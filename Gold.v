==> flow/design.v <==
module ALSU_Golden(A, B, cin, serial_in, red_op_A, red_op_B, opcode, bypass_A, bypass_B, clk, rst, direction, leds, out);
parameter INPUT_PRIORITY = "A";
parameter FULL_ADDER = "ON";
input clk, rst, cin, red_op_A, red_op_B, bypass_A, bypass_B, direction, serial_in;
input [2:0] opcode;
input signed [5:0] A, B;
output reg [15:0] leds;
output reg signed[5:0] out;
reg cin_reg, red_op_A_reg, red_op_B_reg, bypass_A_reg, bypass_B_reg, direction_reg, serial_in_reg;
reg [2:0] opcode_reg;
reg signed[5:0] A_reg , B_reg;
wire invalid_red_op, invalid_opcode, invalid;
assign invalid_red_op = (red_op_A_reg | red_op_B_reg) & (opcode_reg[1] | opcode_reg[2]);
assign invalid_opcode = opcode_reg[1] & opcode_reg[2];
assign invalid = invalid_red_op | invalid_opcode;
always @(posedge clk or posedge rst) begin
  if(rst) begin
     cin_reg <= 0;
     red_op_B_reg <= 0;
     red_op_A_reg <= 0;
     bypass_B_reg <= 0;
     bypass_A_reg <= 0;
     direction_reg <= 0;
     serial_in_reg <= 0;
     opcode_reg <= 0;
     A_reg <= 0;
     B_reg <= 0;
  end else begin
     cin_reg <= cin;
     red_op_B_reg <= red_op_B;
     red_op_A_reg <= red_op_A;
     bypass_B_reg <= bypass_B;
     bypass_A_reg <= bypass_A;
     direction_reg <= direction;
     serial_in_reg <= serial_in;
     opcode_reg <= opcode;
     A_reg <= A;
     B_reg <= B;
  end
end
always @(posedge clk or posedge rst) begin
  if(rst) begin
     leds <= 0;
  end else begin
      if (invalid)
        leds <= ~leds;
      else
        leds <= 0;
  end
end
always @(posedge clk or posedge rst) begin
  if(rst) begin
    out <= 0;
  end
  else begin
    if (invalid) 
        out <= 0;
    else if (bypass_A_reg && bypass_B_reg)
      out <= (INPUT_PRIORITY == "A")? A_reg: B_reg;
    else if (bypass_A_reg)
      out <= A_reg;
    else if (bypass_B_reg)
      out <= B_reg;
    else begin
        case (opcode_reg)
          3'h0: begin 
            if (red_op_A_reg && red_op_B_reg)
              out = (INPUT_PRIORITY == "A")? |A_reg: |B_reg;
            else if (red_op_A_reg) 
              out <= |A_reg;
            else if (red_op_B_reg)
              out <= |B_reg;
            else 
              out <= A_reg | B_reg;
          end
          3'h1: begin
            if (red_op_A_reg && red_op_B_reg)
              out <= (INPUT_PRIORITY == "A")? ^A_reg: ^B_reg;
            else if (red_op_A_reg) 
              out <= ^A_reg;
            else if (red_op_B_reg)
              out <= ^B_reg;
            else 
              out <= A_reg ^ B_reg;
          end
          3'h2: out <= A_reg + B_reg + cin_reg;
          3'h3: out <= A_reg * B_reg;
          3'h4: begin
            if (direction_reg)
              out <= {out[4:0], serial_in_reg};
            else
              out <= {serial_in_reg, out[5:1]};
          end
          3'h5: begin
            if (direction_reg)
              out <= {out[4:0], out[5]};
            else
              out <= {out[0], out[5:1]};
          end
        endcase
    end 
  end
end
endmodule
Tool chain data of ALSU_Golden --
The steps from the RTL of ALSU_Golden to its reports follow in flow order. Lines are those of the file above, counted from 1. Library cell names are shortened. A cell with - has no value.
Set-up: top ALSU_Golden, clock clk, standard-cell library sky130hd, corner tt_025C_1v80

After elaboration --
Yosys after proc, flatten, opt, wreduce and memory -nomap, before mapping. Memory bits, and registers merged into a memory's read port (data or address), are not among the register bits. Print and check cells are not counted. Equal cells are merged and count once.
Word-level totals: register bits 44, output and inout port bits 22, elaborated cells 50
Cells by class: $add $sub $neg 2, $mul 1, equality and inequality tests 5, muxes and demuxes 14, bitwise operators 8, reduce/logical cells 8
Operators by type and width (number):
- 2-to-1 mux 6 bit | 12
- multiplier 6 x 6 -> 6 bit | 1
- case mux 6 bit (select 6 bit) | 1
- NOT 16 bit | 1
- 2-to-1 mux 16 bit | 1
- OR reduction 6 bit | 2
- parity 6 bit | 2
- nonzero test 10 bit | 1
- equality test 3 x 2 -> 1 bit with constant B | 2
- equality test 3 bit with constant B | 2
- adder 6 x 1 -> 6 bit | 1
- adder 6 bit | 1
- OR 6 bit | 1
- bitwise XOR 6 bit | 1
- OR 1 bit | 3
- equality test 3 x 1 -> 1 bit with constant B | 1
- zero test 3 bit | 1
- bitwise AND 1 bit | 2
- logical AND 1 bit | 2

Logic depth --
Longest topological path by Yosys (ltp), each cell counted once; first at word level (registers and memories cut), then after technology mapping (sequential cells cut; the memories' decode and read muxes count).
Depth: depth after elaboration 9, ABC_AREA 0, gate-level depth with buffers 13, depth with buffers taken out 13

After synthesis --
Source: synth_stat.txt of the flow (Yosys; design flattened, memories mapped). It holds for the ABC_AREA given above (unset counts as 0); a run with the other value may have another netlist. The area totals of this step are shown rounded.
Cell types:
- dfrtp_1 | number 44, total area 1.1E+03 um^2
- ha_1 | number 26, total area 325.312 um^2
- nor2_1 | number 34, total area 127.622 um^2
- fa_1 | number 6, total area 120.115 um^2
- xnor2_1 | number 10, total area 87.584 um^2
- inv_1 | number 22, total area 82.579 um^2
- nand2_1 | number 18, total area 67.565 um^2
- a21oi_1 | number 13, total area 65.062 um^2
- mux2i_1 | number 4, total area 40.038 um^2
- xor2_1 | number 4, total area 35.034 um^2
- o21ai_0 | number 6, total area 30.029 um^2
- nand2b_1 | number 4, total area 25.024 um^2
- o22ai_1 | number 4, total area 25.024 um^2
- xnor3_1 | number 1, total area 22.522 um^2
- a31oi_1 | number 3, total area 18.768 um^2
- o2111ai_1 | number 2, total area 17.517 um^2
- xnor2_2 | number 1, total area 16.266 um^2
- a211oi_1 | number 2, total area 15.014 um^2
Other cell types: 32; their cells: 43.
Synthesis totals: cells in the netlist 247, synthesis area 2550 um^2, area of sequential cells 1100 um^2, mapped flip-flops 44, buffer cells 5

Path before layout --
Source: OpenSTA report_checks on the synthesized netlist (no wires, ideal clock, input and output delay 20% of the period each), path of least setup slack; recovery checks are left aside. Register names are those of the netlist, which keeps one name where synthesis merged equal registers.
Timing post-synthesis: path kind reg2reg, start point register A_reg[2], end point register out[4], clock period 3140 ps, library setup time 125 ps, arrival time 3147 ps, data required time 3015 ps, slack -132 ps, path delay 3272 ps, stages 14, synthesis period reached 3272 ps
"path delay" = arrival - input delay + setup time. "stages": output pins that drive a net of the path, with the launching flip-flop's if there is one; two outputs of one cell count as two. "synthesis period reached" is the clock period less the worst setup slack; recovery checks do not enter. This is arithmetic on one report: input and output delays are still those of the set period (20% each). Between the ends stands the longest chain of elaborated cells between them, by number of cells; it is not shown to be the way that was timed. Of several equally long chains one is given. A line is the first line of the expression or statement that the cell stems from. Yosys adds cells for indexed reads and writes and turns some case tables into memories. At most two assigning lines are given for a register; there are more.
On the way, post-synthesis: path through dfrtp_1 > ha_1 > inv_1 > fa_1 > inv_1 > ha_1 > fa_1 > ha_1 > ha_1 > a221o_1 > a21oi_2 > o21ai_1 > a21oi_1 > o31ai_1, cells in the longest elaborated chain 7, elaborated cells between the ends (all ways) 8, RTL lines with such cells 7, classes of those cells 2 x add/sub; 1 x mul; 5 x mux
Ends and longest elaborated chain, post-synthesis:
- start, declared | line 11 | reg signed[5:0] A_reg , B_reg;
- start, assigned | line 26 | A_reg <= 0;
- start, assigned | line 37 | A_reg <= A;
- adder 6 bit | line 86 | 3'h2: out <= A_reg + B_reg + cin_reg;
- adder 6 x 1 -> 6 bit | line 86
- case mux 6 bit (select 6 bit) | line 65 | case (opcode_reg)
- 2-to-1 mux 6 bit | line 62 | else if (bypass_B_reg)
- 2-to-1 mux 6 bit | line 60 | else if (bypass_A_reg)
- 2-to-1 mux 6 bit | line 58 | else if (bypass_A_reg && bypass_B_reg)
- 2-to-1 mux 6 bit | line 56 | if (invalid)
- end, assigned | line 59 | out <= (INPUT_PRIORITY == "A")? A_reg: B_reg;
- end, assigned | line 61 | out <= A_reg;
- end, declared | line 8 | output reg signed[5:0] out;

Path in the finished layout --
Path of least setup slack in the final report of flow run B (OpenROAD, finished layout, wires in). Where an end is a register, its clock arrival counts in the times. The path's times are printed in steps of 10 ps; the period is the one set.
Timing after layout: path kind reg2reg, start point register A_reg[2], end point register out[5], clock period 5480 ps, library setup time 70 ps, arrival time 3870 ps, data required time 5690 ps, slack 1820 ps, stages 14
Between the ends stands the longest chain of elaborated cells between them, by number of cells; it is not shown to be the way that was timed. Of several equally long chains one is given. At most two assigning lines are given for a register; there are more.
On the way, after layout: path through dfrtp_1 > ha_1 > inv_1 > fa_1 > inv_1 > ha_1 > fa_1 > ha_1 > xnor2_1 > xnor2_1 > xnor3_1 > xnor2_1 > nand2_1 > a31oi_1, cells in the longest elaborated chain 7, elaborated cells between the ends (all ways) 8, RTL lines with such cells 7, classes of those cells 2 x add/sub; 1 x mul; 5 x mux
Ends and longest elaborated chain, after layout:
- start, declared | line 11 | reg signed[5:0] A_reg , B_reg;
- start, assigned | line 26 | A_reg <= 0;
- start, assigned | line 37 | A_reg <= A;
- adder 6 bit | line 86 | 3'h2: out <= A_reg + B_reg + cin_reg;
- adder 6 x 1 -> 6 bit | line 86
- case mux 6 bit (select 6 bit) | line 65 | case (opcode_reg)
- 2-to-1 mux 6 bit | line 62 | else if (bypass_B_reg)
- 2-to-1 mux 6 bit | line 60 | else if (bypass_A_reg)
- 2-to-1 mux 6 bit | line 58 | else if (bypass_A_reg && bypass_B_reg)
- 2-to-1 mux 6 bit | line 56 | if (invalid)
- end, assigned | line 59 | out <= (INPUT_PRIORITY == "A")? A_reg: B_reg;
- end, assigned | line 61 | out <= A_reg;
- end, declared | line 8 | output reg signed[5:0] out;

Flow measurements of ALSU_Golden on sky130hd: 2 stored runs with different settings, listed in no order. Input and output delays are each 20% of the period that was set; the output load is 0.01 pF.
By "period achieved" is meant the clock period of the run minus its worst setup slack. This is arithmetic on one report: input and output delays are still those of the set period (20% each).
"critical path time" is the time allowed to the run's worst setup path (the clock period less input and output delay, where it has them) less its slack. Clock arrival times count: a late capture clock shortens it, a late launch clock lengthens it.
"power" rests on the timing tool's default activity at the inputs, not on a simulated workload.
"critical path time" is known to 10 ps.
The measured numbers are rounded.

* Flow run A | settings: period_ns 4.5; CORE_UTILIZATION 60; PLACE_DENSITY_LB_ADDON 0.11; CORE_ASPECT_RATIO 1.38; CORE_MARGIN 10; CELL_PAD_IN_SITES_GLOBAL_PLACEMENT 0; CELL_PAD_IN_SITES_DETAIL_PLACEMENT 2; ABC_AREA 1; CTS_CLUSTER_DIAMETER 223; CAP_MARGIN 15; SLEW_MARGIN 40 | no results, placement failed with a tool error
* Flow run B | settings: period_ns 5.48; CORE_UTILIZATION 42; PLACE_DENSITY 0.47; HOLD_SLACK_MARGIN 0.01; CORE_MARGIN 4; ABC_AREA 0; GPL_TIMING_DRIVEN 0; GPL_ROUTABILITY_DRIVEN 0; CTS_CLUSTER_DIAMETER 49; CAP_MARGIN 30; SLEW_MARGIN 40; MAX_ROUTING_LAYER met4 | results: power 801 µW; Yosys chip area after synthesis 2550 um^2; die size 7370 um^2; worst hold slack 427 ps; smallest setup slack 1820 ps; area of the standard cells in the finished layout 3190 um^2; total negative setup slack 0 ps; final utilization 0.541; period achieved 3660 ps; critical path time 3660 ps; type of the worst setup path reg2reg
